==> flow/design.v <==
`timescale 1ns / 1ps
module debounce_one_shot(
    input CLK,
    input BTN,
    output logic DB_BTN
    );
    const logic [7:0] c_LOW_GOING_HIGH_CLOCKS = 8'h19;  
    const logic [7:0] c_HIGH_GOING_LOW_CLOCKS = 8'h33;  
    const logic [7:0] c_ONE_SHOT_CLOCKS       = 8'h03;  
    typedef enum { ST_init, ST_BTN_low, ST_BTN_low_to_high, ST_BTN_high, ST_BTN_high_to_low, ST_one_shot} STATES;
    STATES NS, PS;
    logic [7:0] s_db_count = 8'h00;
    logic s_count_rst, s_count_inc = 1'b0;
    always_ff @(posedge CLK) begin
        if (s_count_rst == 1'b1)
            s_db_count <= 8'h00;
        else if (s_count_inc == 1'b1)
            s_db_count <= s_db_count + 1;
    end
    always_ff @(posedge CLK) begin
       PS <= NS; 
    end
    always_comb begin
        NS = ST_init;
        DB_BTN = 1'b0;
        s_count_rst = 1'b0;
        s_count_inc = 1'b0;
        case (PS)
            ST_init: begin           
                NS = ST_BTN_low;
                DB_BTN = 1'b0;
                s_count_rst = 1'b1;
            end
            ST_BTN_low: begin    
                if (BTN == 1'b1) begin        
                    NS = ST_BTN_low_to_high;  
                    s_count_inc = 1'b1;        
                end
                else begin
                    NS = ST_BTN_low;         
                    s_count_rst = 1'b1;
                end
            end
            ST_BTN_low_to_high: begin    
                if (BTN == 1'b1) begin   
                    if (s_db_count == c_LOW_GOING_HIGH_CLOCKS) begin 
                        NS = ST_BTN_high;
                        s_count_rst = 1'b1;
                    end
                    else begin           
                        NS = ST_BTN_low_to_high;
                        s_count_inc = 1'b1;
                    end
                end
                else begin               
                    NS = ST_BTN_low;
                    s_count_rst = 1'b1;
                end
            end
            ST_BTN_high: begin           
                if (BTN == 1'b1) begin 
                    NS = ST_BTN_high;
                    s_count_rst = 1'b1;
                end
                else begin               
                    NS = ST_BTN_high_to_low;
                    s_count_inc = 1'b1;
                end
            end
            ST_BTN_high_to_low: begin
                if (BTN == 1'b0) begin   
                    if (s_db_count == c_HIGH_GOING_LOW_CLOCKS) begin 
                        NS = ST_one_shot;
                        s_count_rst = 1'b1;
                    end
                    else begin           
                        NS = ST_BTN_high_to_low;
                        s_count_inc = 1'b1;
                    end
                end
                else begin               
                    NS = ST_BTN_high;
                    s_count_rst = 1'b1;
                end 
            end
            ST_one_shot: begin   
                if (s_db_count == c_ONE_SHOT_CLOCKS) begin  
                    NS = ST_init;
                    s_count_rst = 1'b1;
                    DB_BTN = 1'b0;
                end
                else begin               
                    NS = ST_one_shot;
                    s_count_inc = 1'b1;
                    DB_BTN = 1'b1;
                end
            end
            default: begin               
                NS = ST_init;
                s_count_rst = 1'b1;
                s_count_inc = 1'b0;
                DB_BTN = 1'b0;
            end
        endcase
    end
endmodule
# From RTL to reports: debounce_one_shot
# Tool output for the design above, in the order of the flow.
# Line numbers count from 1 in the design file above.
# Operators carry their Yosys type and port widths (W data, S select, Z words).
# Not given: -
# inputs
design,debounce_one_shot
clock,CLK
library,sky130hd
pvt_corner,tt_025C_1v80

# Elaborated design
# Source: Yosys, flattened and elaborated, memories not mapped. Widths are those after wreduce; folded enables and synchronous resets count as part of the registers. Registers that Yosys merges into a memory's read port (data or address) are not register bits. Print and check cells do not count.
# word_totals
reg_bits,11
inputBits,2
elab_cells,35
# classes
add_sub_neg,1
n_eq,8
n_mux,23
reduce_and_logical,1
# ops
cell,count
$logic_not A32 Y1,1
$pmux W3 S6,1
$mux W1,15
$pmux W1 S5,2
$mux W3,3
$add A8 B1 Y8 const B,1
$eq A8 B2 Y1 const B,1
$eq A8 B5 Y1 const B,1
$eq A8 B6 Y1 const B,1
$eq A3 B2 Y1 const B,2
$eq A3 B3 Y1 const B,2
$mux W2,2
$eq A3 B1 Y1 const B,1

# Logic depth
# Depth = most cells in a row (Yosys ltp): at word level without a register or memory, in the mapped netlist without a sequential cell, where the memories' decode and read muxes count.
# depth
ltp_word,4
abc_area,0
depth_mapped,6

# Synthesis result
# Source: synth_stat.txt of the flow (Yosys; design flattened, memories mapped). It holds for the ABC_AREA given above (unset counts as 0); a run with the other value may have another netlist.
# synth_totals
stdcells,75
synth_area_mm2,0.0006769
sequential_area_mm2,0.0002202
ff_cells,11
# by_type
cell,count,type_area_um2
sky130_fd_sc_hd__dfxtp_1,11,220.211
sky130_fd_sc_hd__xnor2_1,6,52.55
sky130_fd_sc_hd__a21oi_1,10,50.048
sky130_fd_sc_hd__ha_1,2,25.024
sky130_fd_sc_hd__buf_6,2,22.522
sky130_fd_sc_hd__nor2_1,6,22.522
sky130_fd_sc_hd__nor3_1,4,20.019
sky130_fd_sc_hd__nand2_1,5,18.768
sky130_fd_sc_hd__a41oi_2,1,16.266
sky130_fd_sc_hd__nor3_4,1,16.266
sky130_fd_sc_hd__a311oi_2,1,15.014
sky130_fd_sc_hd__nor3b_2,1,12.512
sky130_fd_sc_hd__nor4_1,2,12.512
sky130_fd_sc_hd__nand4bb_1,1,11.261
sky130_fd_sc_hd__o21bai_2,1,11.261
sky130_fd_sc_hd__a21bo_2,1,10.01
sky130_fd_sc_hd__a41o_1,1,10.01
sky130_fd_sc_hd__nor3_2,1,10.01
# Other cell types: 17; their cells: 18.

# Worst setup path after synthesis
# Source: OpenSTA report_checks on the synthesized netlist (no wires, ideal clock, input and output delay 20% of the period each), path of least setup slack; recovery checks are left aside. Register names are those of the netlist, which keeps one name where synthesis merged equal registers.
# synth_path
kind,register to output
start,reg s_db_count[0]
end,out DB_BTN
period_ns,1.91
t_first_pin_ns,0.000
arrival_time_ns,1.145
required_ns,1.528
slack_ns,0.383
path_delay_ns,1.145
driving_pins,4
n_path_buf,0
synth_period_reached_ns,1.527
# "path_delay_ns" = arrival - input delay + setup time.
# A path that ends at an output port has no setup time.
# "driving_pins" counts driving pins, that of a launching flip-flop among them; a cell with two outputs on the path counts twice.
# "synth_period_reached_ns" = period - worst setup slack (recovery checks aside). The figure is calculated, with input and output delays left at 20% of the set period.
# The rows between start and end are the longest chain of elaborated cells between them; the timing report does not say that the signal goes this way. Where chains are equally long, one stands for them.
# Each line given opens the expression or statement behind the cell; cells for indexed reads and writes are added by Yosys, which also makes memories of some case tables.
# synth_between
cell_sequence,sky130_fd_sc_hd__dfxtp_1 -> sky130_fd_sc_hd__ha_1 -> sky130_fd_sc_hd__nor3b_2 -> sky130_fd_sc_hd__a311oi_2
elab_chain_len,3
cone_cells,3
cone_lines,2
cone_classes,eq/ne: 1; mux: 2
# synth_rtl
item,line_no,rtl
from (decl),12,logic [7:0] s_db_count = 8'h00;
from (assign),16,s_db_count <= 8'h00;
from (assign),18,s_db_count <= s_db_count + 1;
$eq A8 B2 Y1,87,if (s_db_count == c_ONE_SHOT_CLOCKS) begin
$mux W1,87,
$mux W1,28,case (PS)
to (decl),5,output logic DB_BTN

# Path in the finished layout
# From the final timing report of job 1: the path of least setup slack in the routed layout; clock arrival at registers is part of the times.
# layout_path
kind,register to output
start,reg s_db_count[0]
end,out DB_BTN
period_ns,2.91
t_first_pin_ns,0.27
arrival_time_ns,2.05
required_ns,2.33
slack_ns,0.28
driving_pins,5
n_path_buf,1
# The rows between start and end are the longest chain of elaborated cells between them; the timing report does not say that the signal goes this way. Where chains are equally long, one stands for them.
# layout_between
cell_sequence,sky130_fd_sc_hd__dfxtp_1 -> sky130_fd_sc_hd__ha_1 -> sky130_fd_sc_hd__nor3b_2 -> sky130_fd_sc_hd__a311oi_2 -> sky130_fd_sc_hd__clkdlybuf4s50_1
elab_chain_len,3
cone_cells,3
cone_lines,2
cone_classes,eq/ne: 1; mux: 2
# layout_rtl
item,line_no,rtl
from (decl),12,logic [7:0] s_db_count = 8'h00;
from (assign),16,s_db_count <= 8'h00;
from (assign),18,s_db_count <= s_db_count + 1;
$eq A8 B2 Y1,87,if (s_db_count == c_ONE_SHOT_CLOCKS) begin
$mux W1,87,
$mux W1,28,case (PS)
to (decl),5,output logic DB_BTN

FLOW RESULTS
============

Flow measurements of debounce_one_shot on sky130hd: 2 stored runs with different settings, listed in no order. Input and output delays are each 20% of the period that was set; the output load is 0.01 pF.
By "final_power_uw" is meant OpenSTA's value without simulated activity: inputs other than the clock are taken to toggle once in ten clock periods, and the tool carries that through the logic.

Job 1, flow files:
==> flow/run.sh <==
#!/bin/bash
# the make line also repeats the synthesis and layout settings of config.mk as NAME=value (left out here)
make -C /OpenROAD-flow-scripts/flow DESIGN_CONFIG=/design/flow/config.mk WORK_HOME=/design/flow/orfs CLKGATE_MAP_FILE= finish
==> flow/config.mk <==
export PLATFORM = sky130hd
export DESIGN_NAME = debounce_one_shot
export DESIGN_NICKNAME = debounce_one_shot
export VERILOG_FILES = /design/flow/design.v
export SDC_FILE = /design/flow/constraint.sdc
export NUM_CORES = 4
export LEC_CHECK = 0
export CAP_MARGIN = 20
export CORE_MARGIN = 2
export CORE_UTILIZATION = 40
export SLEW_MARGIN = 20
==> flow/constraint.sdc <==
create_clock -name core_clock -period 2.91 [get_ports {CLK}]
set_input_delay 0.5820 -clock core_clock [delete_from_list [all_inputs] [get_ports {CLK}]]
set_output_delay 0.5820 -clock core_clock [all_outputs]
set_load 0.01 [all_outputs]

==> results of job 1, as CSV <==
result,value
synthesis_area_mm2,0.0006769
dieArea_mm2,0.0020372
layout_stdcell_area_mm2,0.0007094
final_util_pct,46.0
setup_worst_slack_ns,0.276
total_negative_slack_ns,0.000
worst_hold_slack_ns,0.480
final_power_uw,508.2

Job 2, flow files:
==> flow/run.sh <==
#!/bin/bash
# the make line also repeats the synthesis and layout settings of config.mk as NAME=value (left out here)
make -C /OpenROAD-flow-scripts/flow DESIGN_CONFIG=/design/flow/config.mk WORK_HOME=/design/flow/orfs CLKGATE_MAP_FILE= finish
==> flow/config.mk <==
export PLATFORM = sky130hd
export DESIGN_NAME = debounce_one_shot
export DESIGN_NICKNAME = debounce_one_shot
export VERILOG_FILES = /design/flow/design.v
export SDC_FILE = /design/flow/constraint.sdc
export NUM_CORES = 4
export LEC_CHECK = 0
export ABC_AREA = 0
export CAP_MARGIN = 0
export CELL_PAD_IN_SITES_GLOBAL_PLACEMENT = 3
export CORE_MARGIN = 2
export CORE_UTILIZATION = 68
export GPL_ROUTABILITY_DRIVEN = 1
export MAX_ROUTING_LAYER = met4
export PLACE_DENSITY_LB_ADDON = 0.14
export SLEW_MARGIN = 20
==> flow/constraint.sdc <==
create_clock -name core_clock -period 2.05 [get_ports {CLK}]
set_input_delay 0.4100 -clock core_clock [delete_from_list [all_inputs] [get_ports {CLK}]]
set_output_delay 0.4100 -clock core_clock [all_outputs]
set_load 0.01 [all_outputs]

Job 2: stopped before the end: placement reported FLW-0024
